==> flow/design.v <==
module clock_gen #(
	parameter WIDTH = 9,
	parameter [WIDTH-1:0] SIZE = 434
) (
	output o_clk,
	input  i_srst,
	input  i_nrst,
	input  i_clk
);
localparam [WIDTH-1:0] ONE = 1;
reg [WIDTH-1:0] cnt;
assign o_clk = cnt == 0;
always @(posedge i_clk, negedge i_nrst) begin
	if (!i_nrst)
		cnt <= {WIDTH{1'b0}};
	else begin
		if (i_srst)
			cnt <= SIZE >> 1;
		else begin
			if (SIZE - 1 == cnt)
				cnt <= {WIDTH{1'b0}};
			else
				cnt <= cnt + ONE;
		end
	end
end
endmodule
module rx #(
	parameter WIDTH_DATA = 8
) (
	input                   i_rx,
	output reg              o_rdy,
	output [WIDTH_DATA-1:0] o_data,
	output                  o_srst_clk,
	input                   i_re,
	input                   i_nrst,
	input                   i_clk,
	input                   clk_rx
);
localparam [3:0] STATE_DATA_FIRST = 0;
localparam [3:0] STATE_DATA_LAST  = WIDTH_DATA - 1;
localparam [3:0] STATE_STOP       = STATE_DATA_LAST + 1;
localparam [3:0] STATE_IDLE       = STATE_STOP + 1;
localparam [3:0] STATE_START      = STATE_IDLE + 1;
wire i_buf;
reg detr_clk_front;
reg detr_start;
reg [WIDTH_DATA-1:0] sipo;
reg [3:0] state;
wire ev_pe = clk_rx && ~detr_clk_front;
wire ev_ne = ~i_buf && detr_start;
wire en_sipo = ev_pe && STATE_DATA_FIRST <= state && STATE_DATA_LAST >= state;
assign o_data = sipo;
assign o_srst_clk = STATE_IDLE == state && ev_ne;
	reg  [1:0] dsync;
	always @(posedge i_clk, negedge i_nrst) begin
		if (!i_nrst)
			dsync <= 2'b11;
		else begin
			dsync <= {dsync[0], i_rx};
		end
	end
	assign i_buf = dsync[1];
always @(posedge i_clk, negedge i_nrst) begin
	if (!i_nrst)
		detr_clk_front <= 1'b0;
	else begin
		detr_clk_front <= clk_rx;
	end
end
always @(posedge i_clk, negedge i_nrst) begin
	if (!i_nrst)
		detr_start <= 1'b1;
	else begin
		detr_start <= i_buf;
	end
end
always @(posedge i_clk, negedge i_nrst) begin
	if (!i_nrst)
		o_rdy <= 1'b0;
	else begin
		if (i_re)
			o_rdy <= 1'b0;
		if (STATE_DATA_LAST == state && ev_pe)
			o_rdy <= 1'b1;
	end
end
always @(posedge i_clk, negedge i_nrst) begin
	if (!i_nrst)
		sipo <= {WIDTH_DATA{1'b1}};
	else begin
		if (en_sipo)
			sipo <= {i_buf, sipo[WIDTH_DATA-1:1]};
	end
end
always @(posedge i_clk, negedge i_nrst) begin
	if (!i_nrst)
		state <= STATE_IDLE;
	else begin
		case (state)
		STATE_STOP: begin
			if (ev_ne)
				state <= ev_pe ? STATE_START : state;
			else
				state <= ev_pe ? STATE_IDLE : state;
		end
		STATE_IDLE:  state <= ev_ne ? STATE_START : state;
		STATE_START: state <= ev_pe ? STATE_DATA_FIRST : state;
		default:     state <= ev_pe ? state + 4'b1 : state;
		endcase
	end
end
endmodule
module tx #(
	parameter WIDTH_DATA = 8,
	parameter NB_STOP = 2
) (
	output reg              o_buf,
	output reg              o_mty,
	input                   i_we,
	input  [WIDTH_DATA-1:0] i_data,
	input                   i_nrst,
	input                   i_clk, clk_tx
);
localparam [3:0] STATE_DATA_FIRST = 0;
localparam [3:0] STATE_DATA_LAST  = WIDTH_DATA - 1;
localparam [3:0] STATE_STOP_FIRST = WIDTH_DATA;
localparam [3:0] STATE_STOP_LAST  = WIDTH_DATA + NB_STOP - 1;
localparam [3:0] STATE_IDLE       = STATE_STOP_LAST + 1;
localparam [3:0] STATE_START      = STATE_IDLE + 1;
reg [1:0] detr_clk_front;
wire ev_pe = detr_clk_front[1] && ~detr_clk_front[0];
reg ev_start;
reg load;
reg [WIDTH_DATA-1:0] piso;
reg [3:0] state;
wire en_piso = ev_pe && (STATE_DATA_FIRST <= state && STATE_DATA_LAST >= state || STATE_START == state);
always @(*) begin
	if (STATE_STOP_LAST == state || STATE_IDLE == state)
		ev_start = ev_pe && load;
	else
		ev_start = 1'b0;
	if (STATE_STOP_FIRST <= state && STATE_IDLE >= state)
		o_mty = !load;
	else
		o_mty = 1'b0;
end
always @(posedge i_clk, negedge i_nrst) begin
	if (!i_nrst)
		detr_clk_front <= 2'b0;
	else begin
		detr_clk_front <= {clk_tx, detr_clk_front[1]};
	end
end
always @(posedge i_clk, negedge i_nrst) begin
	if (!i_nrst)
		load <= 1'b0;
	else begin
		if (i_we)
			load <= 1'b1;
		if (ev_start)
			load <= 1'b0;
	end
end
always @(posedge i_clk, negedge i_nrst) begin
	if (!i_nrst)
		piso <= {WIDTH_DATA{1'b1}};
	else begin
		if (i_we)  
			piso <= i_data;
		else if (en_piso)
			piso <= {1'b1, piso[WIDTH_DATA-1:1]};
	end
end
always @(posedge i_clk, negedge i_nrst) begin
	if (!i_nrst)  
		o_buf <= 1'b1;
	else begin
		if (ev_start)  
			o_buf <= 1'b0;
		else if (en_piso)
			o_buf <= piso[0];
		else if (STATE_STOP_FIRST <= state && STATE_IDLE >= state)
			o_buf <= 1'b1;
	end
end
always @(posedge i_clk, negedge i_nrst) begin
	if (!i_nrst)
		state <= STATE_STOP_FIRST;
	else begin
		case (state)
		STATE_STOP_LAST: state <= ev_start ? STATE_START : state;
		STATE_IDLE: state <= ev_start ? STATE_START : state;
		STATE_START: state <= ev_pe ? STATE_DATA_FIRST : state;
		default: state <= ev_pe ? state + 4'b1 : state;
		endcase
	end
end
endmodule
module uart #(
	parameter WIDTH_DATA = 8,
	parameter NB_STOP = 2,
	parameter CLK_SIZE = 434,
	parameter WIDTH_CLK = 9
) (
	input                   i_rx,
	output                  o_tx,
	output [WIDTH_DATA-1:0] o_data,
	output                  o_rdy,
	output                  o_mty,
	input                   i_re,
	input                   i_we,
	input  [WIDTH_DATA-1:0] i_data,
	input                   i_nrst,
	input                   i_clk
);
wire clk_rx, clk_tx;
wire srst_clk_rx;
rx #(
	.WIDTH_DATA (WIDTH_DATA)
) m_rx (
	.i_rx   (i_rx),
	.o_rdy  (o_rdy),
	.o_data (o_data),
	.o_srst_clk(srst_clk_rx),
	.i_re   (i_re),
	.i_nrst (i_nrst),
	.clk_rx (clk_rx),
	.i_clk  (i_clk)
);
tx #(
	.WIDTH_DATA (WIDTH_DATA),
	.NB_STOP    (NB_STOP)
) m_tx (
	.o_buf  (o_tx),
	.o_mty  (o_mty),
	.i_we   (i_we),
	.i_data (i_data),
	.i_nrst (i_nrst),
	.clk_tx (clk_tx),
	.i_clk  (i_clk)
);
clock_gen #(
	.WIDTH(WIDTH_CLK),
	.SIZE(CLK_SIZE)
) rx_clock (
	.o_clk (clk_rx),
	.i_srst(srst_clk_rx),
	.i_nrst(i_nrst),
	.i_clk (i_clk)
);
clock_gen #(
	.WIDTH(WIDTH_CLK),
	.SIZE(CLK_SIZE)
) tx_clock (
	.o_clk (clk_tx),
	.i_srst(1'b0),
	.i_nrst(i_nrst),
	.i_clk (i_clk)
);
endmodule
# Step by step through the tools: uart
# The steps from the RTL of uart to its reports follow in flow order.
# Lines are those of the file above, counted from 1.
# Operators carry their Yosys type and port widths (W data, S select, Z words).
# Not given: n/a
dict set report setup {
  design {uart}
  clk_port {i_clk}
  library {sky130hd}
  lib_corner {tt_025C_1v80}
}

# Word-level counts
# Source: Yosys, flattened and elaborated, memories not mapped. Widths are those after wreduce. Registers that Yosys merges into a memory's read port (data or address) are not register bits. Print and check cells do not count.
dict set report word_totals {
  reg_bits 51
  inputBits 13
  out_inout_bits 11
  wordCells 94
}
dict set report op_classes {
  add_sub_neg 4
  n_cmp 6
  equal 18
  mux 25
  bitwise 3
  n_reduce_logical 25
}
# op count
set op_table {}
lappend op_table {{$mux W4} 9}
lappend op_table {{$mux W9} 3}
lappend op_table {{$eq A4 B4 Y1 const B} 6}
lappend op_table {{$add A9 B1 Y9 const B} 2}
lappend op_table {{$eq A9 B9 Y1 const A} 2}
lappend op_table {{$logic_not A9 Y1} 2}
lappend op_table {{$eq A4 B4 Y1 const A} 4}
lappend op_table {{$mux W8} 2}
lappend op_table {{$pmux W4 S3} 1}
lappend op_table {{$logic_and A1 B1 Y1} 11}
lappend op_table {{$ne A2 B1 Y1 const B} 5}
lappend op_table {{$mux W1} 9}
lappend op_table {{$le A1 B4 Y1 const A} 2}
lappend op_table {{$reduce_bool A2 Y1} 4}
lappend op_table {{$ge A3 B4 Y1 const A} 2}
lappend op_table {{$add A4 B1 Y4 const B} 2}
lappend op_table {{$pmux W4 S2} 1}
lappend op_table {{$reduce_bool A3 Y1} 2}
lappend op_table {{$eq A3 B4 Y1 const A} 1}
lappend op_table {{$ge A4 B4 Y1 const A} 1}
lappend op_table {{$le A4 B4 Y1 const A} 1}
lappend op_table {{$reduce_and A4 Y1} 1}
lappend op_table {{$not A1 Y1} 3}
lappend op_table {{$reduce_and A3 Y1} 1}
lappend op_table {{$logic_or A1 B1 Y1} 2}
lappend op_table {{$reduce_or A2 Y1} 1}
lappend op_table {{$logic_not A1 Y1} 1}

# Longest topological paths
# Depth = most cells in a row (Yosys ltp): at word level without a register or memory, in the mapped netlist without a sequential cell, where the memories' decode and read muxes count.
dict set report depth {
  ltp_word 6
  ABC_AREA 0
  depth_mapped 7
  mapped_depth_nobuf 6
}

# Synthesis result
# Source: synth_stat.txt of the flow (Yosys; design flattened, memories mapped). It holds for the ABC_AREA given above (unset counts as 0); a run with the other value may have another netlist.
dict set report mapped {
  cell_count 238
  area_um2 2513.7
  ffs 51
  buffers 2
}
# cell_type count
set by_type {}
lappend by_type {sky130_fd_sc_hd__dfrtp_1 28}
lappend by_type {sky130_fd_sc_hd__dfstp_2 23}
lappend by_type {sky130_fd_sc_hd__ha_1 15}
lappend by_type {sky130_fd_sc_hd__o21ai_0 24}
lappend by_type {sky130_fd_sc_hd__mux2_2 10}
lappend by_type {sky130_fd_sc_hd__nor2_1 23}
lappend by_type {sky130_fd_sc_hd__nand2_1 19}
lappend by_type {sky130_fd_sc_hd__mux2i_1 7}
lappend by_type {sky130_fd_sc_hd__xor2_1 6}
lappend by_type {sky130_fd_sc_hd__inv_1 13}
lappend by_type {sky130_fd_sc_hd__nand3_1 8}
lappend by_type {sky130_fd_sc_hd__nand2b_1 6}
lappend by_type {sky130_fd_sc_hd__nor2b_1 6}
lappend by_type {sky130_fd_sc_hd__or3_1 6}
lappend by_type {sky130_fd_sc_hd__a21oi_1 7}
lappend by_type {sky130_fd_sc_hd__xnor2_1 4}
lappend by_type {sky130_fd_sc_hd__nor3_1 6}
lappend by_type {sky130_fd_sc_hd__and4_1 2}
# Not listed: further types 21, cells in them 25.
# The figures by module come from a second, unflattened synthesis with its own total; it is not the netlist above.
dict set report hier_totals {
  cells_unflattened 247
  hier_area_um2 2751.4
}
# Rows give one instance, submodules left out.
# mod n_inst cells mod_area_um2 seq_area_um2
set by_module {}
lappend by_module {clock_gen 2 51 513.0 225.2}
lappend by_module {tx 1 85 928.4 412.9}
lappend by_module {{rx (WIDTH_DATA=8)} 1 59 793.3 441.7}
lappend by_module {uart 1 1 3.8 0.0}

# Timing after synthesis
# Source: OpenSTA report_checks on the synthesized netlist (no wires, ideal clock, input and output delay 20% of the period each), path of least setup slack; recovery checks are left aside. Register names are those of the netlist, which keeps one name where synthesis merged equal registers.
dict set report synth_path {
  path_type {flip-flop to flip-flop}
  startpoint {register rx_clock.cnt[0]}
  endpoint {register m_rx.o_rdy}
  tclk_ps 3940
  setup_time_ps 83
  t_first_pin_ps 0
  arrival_time_ps 1764
  required_ps 3857
  setup_slack_ps 2094
  delay_ps 1847
  path_stages 7
  n_path_buf 0
  period_less_setup_slack_ps 1846
}
# "delay_ps" = arrival - input delay + setup time.
# "path_stages" counts driving pins, that of a launching flip-flop among them; a cell with two outputs on the path counts twice.
# "period_less_setup_slack_ps" is the clock period less the worst setup slack; recovery checks do not enter. This is arithmetic on one report: input and output delays are still those of the set period (20% each).
# The rows between start and end are the longest chain of elaborated cells between them; the timing report does not say that the signal goes this way. Where chains are equally long, one stands for them.
# A line is the first line of the expression or statement that the cell stems from. Yosys adds cells for indexed reads and writes and turns some case tables into memories.
# A register here has more assigning lines than the two given.
dict set report synth_via {
  path_cell_list {sky130_fd_sc_hd__dfrtp_1 > sky130_fd_sc_hd__inv_1 > sky130_fd_sc_hd__ha_1 > sky130_fd_sc_hd__or4b_1 > sky130_fd_sc_hd__or3_1 > sky130_fd_sc_hd__or3_1 > sky130_fd_sc_hd__o21ai_0}
  elab_chain_cells 4
  cone_cells 5
  lines_between 3
}
# item line
set synth_lines {}
lappend synth_lines {{from (decl)} 11} ;# reg [WIDTH-1:0] cnt;
lappend synth_lines {{from (assign)} 18} ;# cnt <= SIZE >> 1;
lappend synth_lines {{from (assign)} 23} ;# cnt <= cnt + ONE;
lappend synth_lines {{$logic_not A9 Y1} 12} ;# assign o_clk = cnt == 0;
lappend synth_lines {{$logic_and A1 B1 Y1} 50} ;# wire ev_pe = clk_rx && ~detr_clk_front;
lappend synth_lines {{$logic_and A1 B1 Y1} 84} ;# if (STATE_DATA_LAST == state && ev_pe)
lappend synth_lines {{$mux W1} 84}
lappend synth_lines {{to (assign)} 83} ;# o_rdy <= 1'b0;
lappend synth_lines {{to (assign)} 85} ;# o_rdy <= 1'b1;
lappend synth_lines {{to (decl)} 32} ;# output reg o_rdy,

# Path in the finished layout
# Path of least setup slack in the final report of record 2 (OpenROAD, finished layout, wires in). Where an end is a register, its clock arrival counts in the times.
# The path's times are printed in steps of 10 ps; the period is the one set.
dict set report layout_path {
  path_type {flip-flop to flip-flop}
  startpoint {register rx_clock.cnt[0]}
  endpoint {register m_rx.o_rdy}
  tclk_ps 1240
  setup_time_ps 60
  t_first_pin_ps 300
  arrival_time_ps 2130
  required_ps 1470
  setup_slack_ps -660
  path_stages 7
  n_path_buf 0
}
# The rows between start and end are the longest chain of elaborated cells between them; the timing report does not say that the signal goes this way. Where chains are equally long, one stands for them.
# A register here has more assigning lines than the two given.
dict set report layout_via {
  path_cell_list {sky130_fd_sc_hd__dfrtp_1 > sky130_fd_sc_hd__inv_2 > sky130_fd_sc_hd__ha_4 > sky130_fd_sc_hd__or4b_4 > sky130_fd_sc_hd__or3_4 > sky130_fd_sc_hd__or3_4 > sky130_fd_sc_hd__o21ai_2}
  elab_chain_cells 4
  cone_cells 5
  lines_between 3
}
# item line
set layout_lines {}
lappend layout_lines {{from (decl)} 11} ;# reg [WIDTH-1:0] cnt;
lappend layout_lines {{from (assign)} 18} ;# cnt <= SIZE >> 1;
lappend layout_lines {{from (assign)} 23} ;# cnt <= cnt + ONE;
lappend layout_lines {{$logic_not A9 Y1} 12} ;# assign o_clk = cnt == 0;
lappend layout_lines {{$logic_and A1 B1 Y1} 50} ;# wire ev_pe = clk_rx && ~detr_clk_front;
lappend layout_lines {{$logic_and A1 B1 Y1} 84} ;# if (STATE_DATA_LAST == state && ev_pe)
lappend layout_lines {{$mux W1} 84}
lappend layout_lines {{to (assign)} 83} ;# o_rdy <= 1'b0;
lappend layout_lines {{to (assign)} 85} ;# o_rdy <= 1'b1;
lappend layout_lines {{to (decl)} 32} ;# output reg o_rdy,

; uart through Yosys and OpenROAD on sky130hd: 2 stored runs, unordered, with their settings and measured results. The constraints put input and output delay at 20% of the set period each and load the outputs with 0.01 pF.
; "clock_period_reached_ps" = clock period - worst setup slack. The figure is calculated, with input and output delays left at 20% of the set period.
; "critical_path_time_ps": the worst setup path's part of the clock period (all of it between registers, 20% less for each end at a port) less its slack. A launch clock that arrives late makes it longer, a capture clock that arrives late makes it shorter.
; "critical_path_time_ps" is given in steps of 10 ps.

[record 1: settings]
period_ns = 1.45
CORE_UTILIZATION = 58
SETUP_SLACK_MARGIN = -0.02
CORE_ASPECT_RATIO = 0.89
CELL_PAD_IN_SITES_DETAIL_PLACEMENT = 2
ABC_AREA = 1
CAP_MARGIN = 5
CORE_MARGIN = 2
SLEW_MARGIN = 20
[record 1: results]
outcome = no results, placement failed with DPL-0033

[record 2: settings]
period_ns = 1.24
CORE_UTILIZATION = 40
SETUP_SLACK_MARGIN = 0.05
CORE_ASPECT_RATIO = 1.5
GPL_ROUTABILITY_DRIVEN = 1
SLEW_MARGIN = 30
CAP_MARGIN = 20
CORE_MARGIN = 2
[record 2: results]
critical_path_time_ps = 1900
critical_path_type = flip-flop to flip-flop
final_cell_area_um2 = 4071.4
design_die_area_um2 = 6947.4
final_setup_ws_ps = -664
synthesis_area_um2 = 2513.7
clock_period_reached_ps = 1904
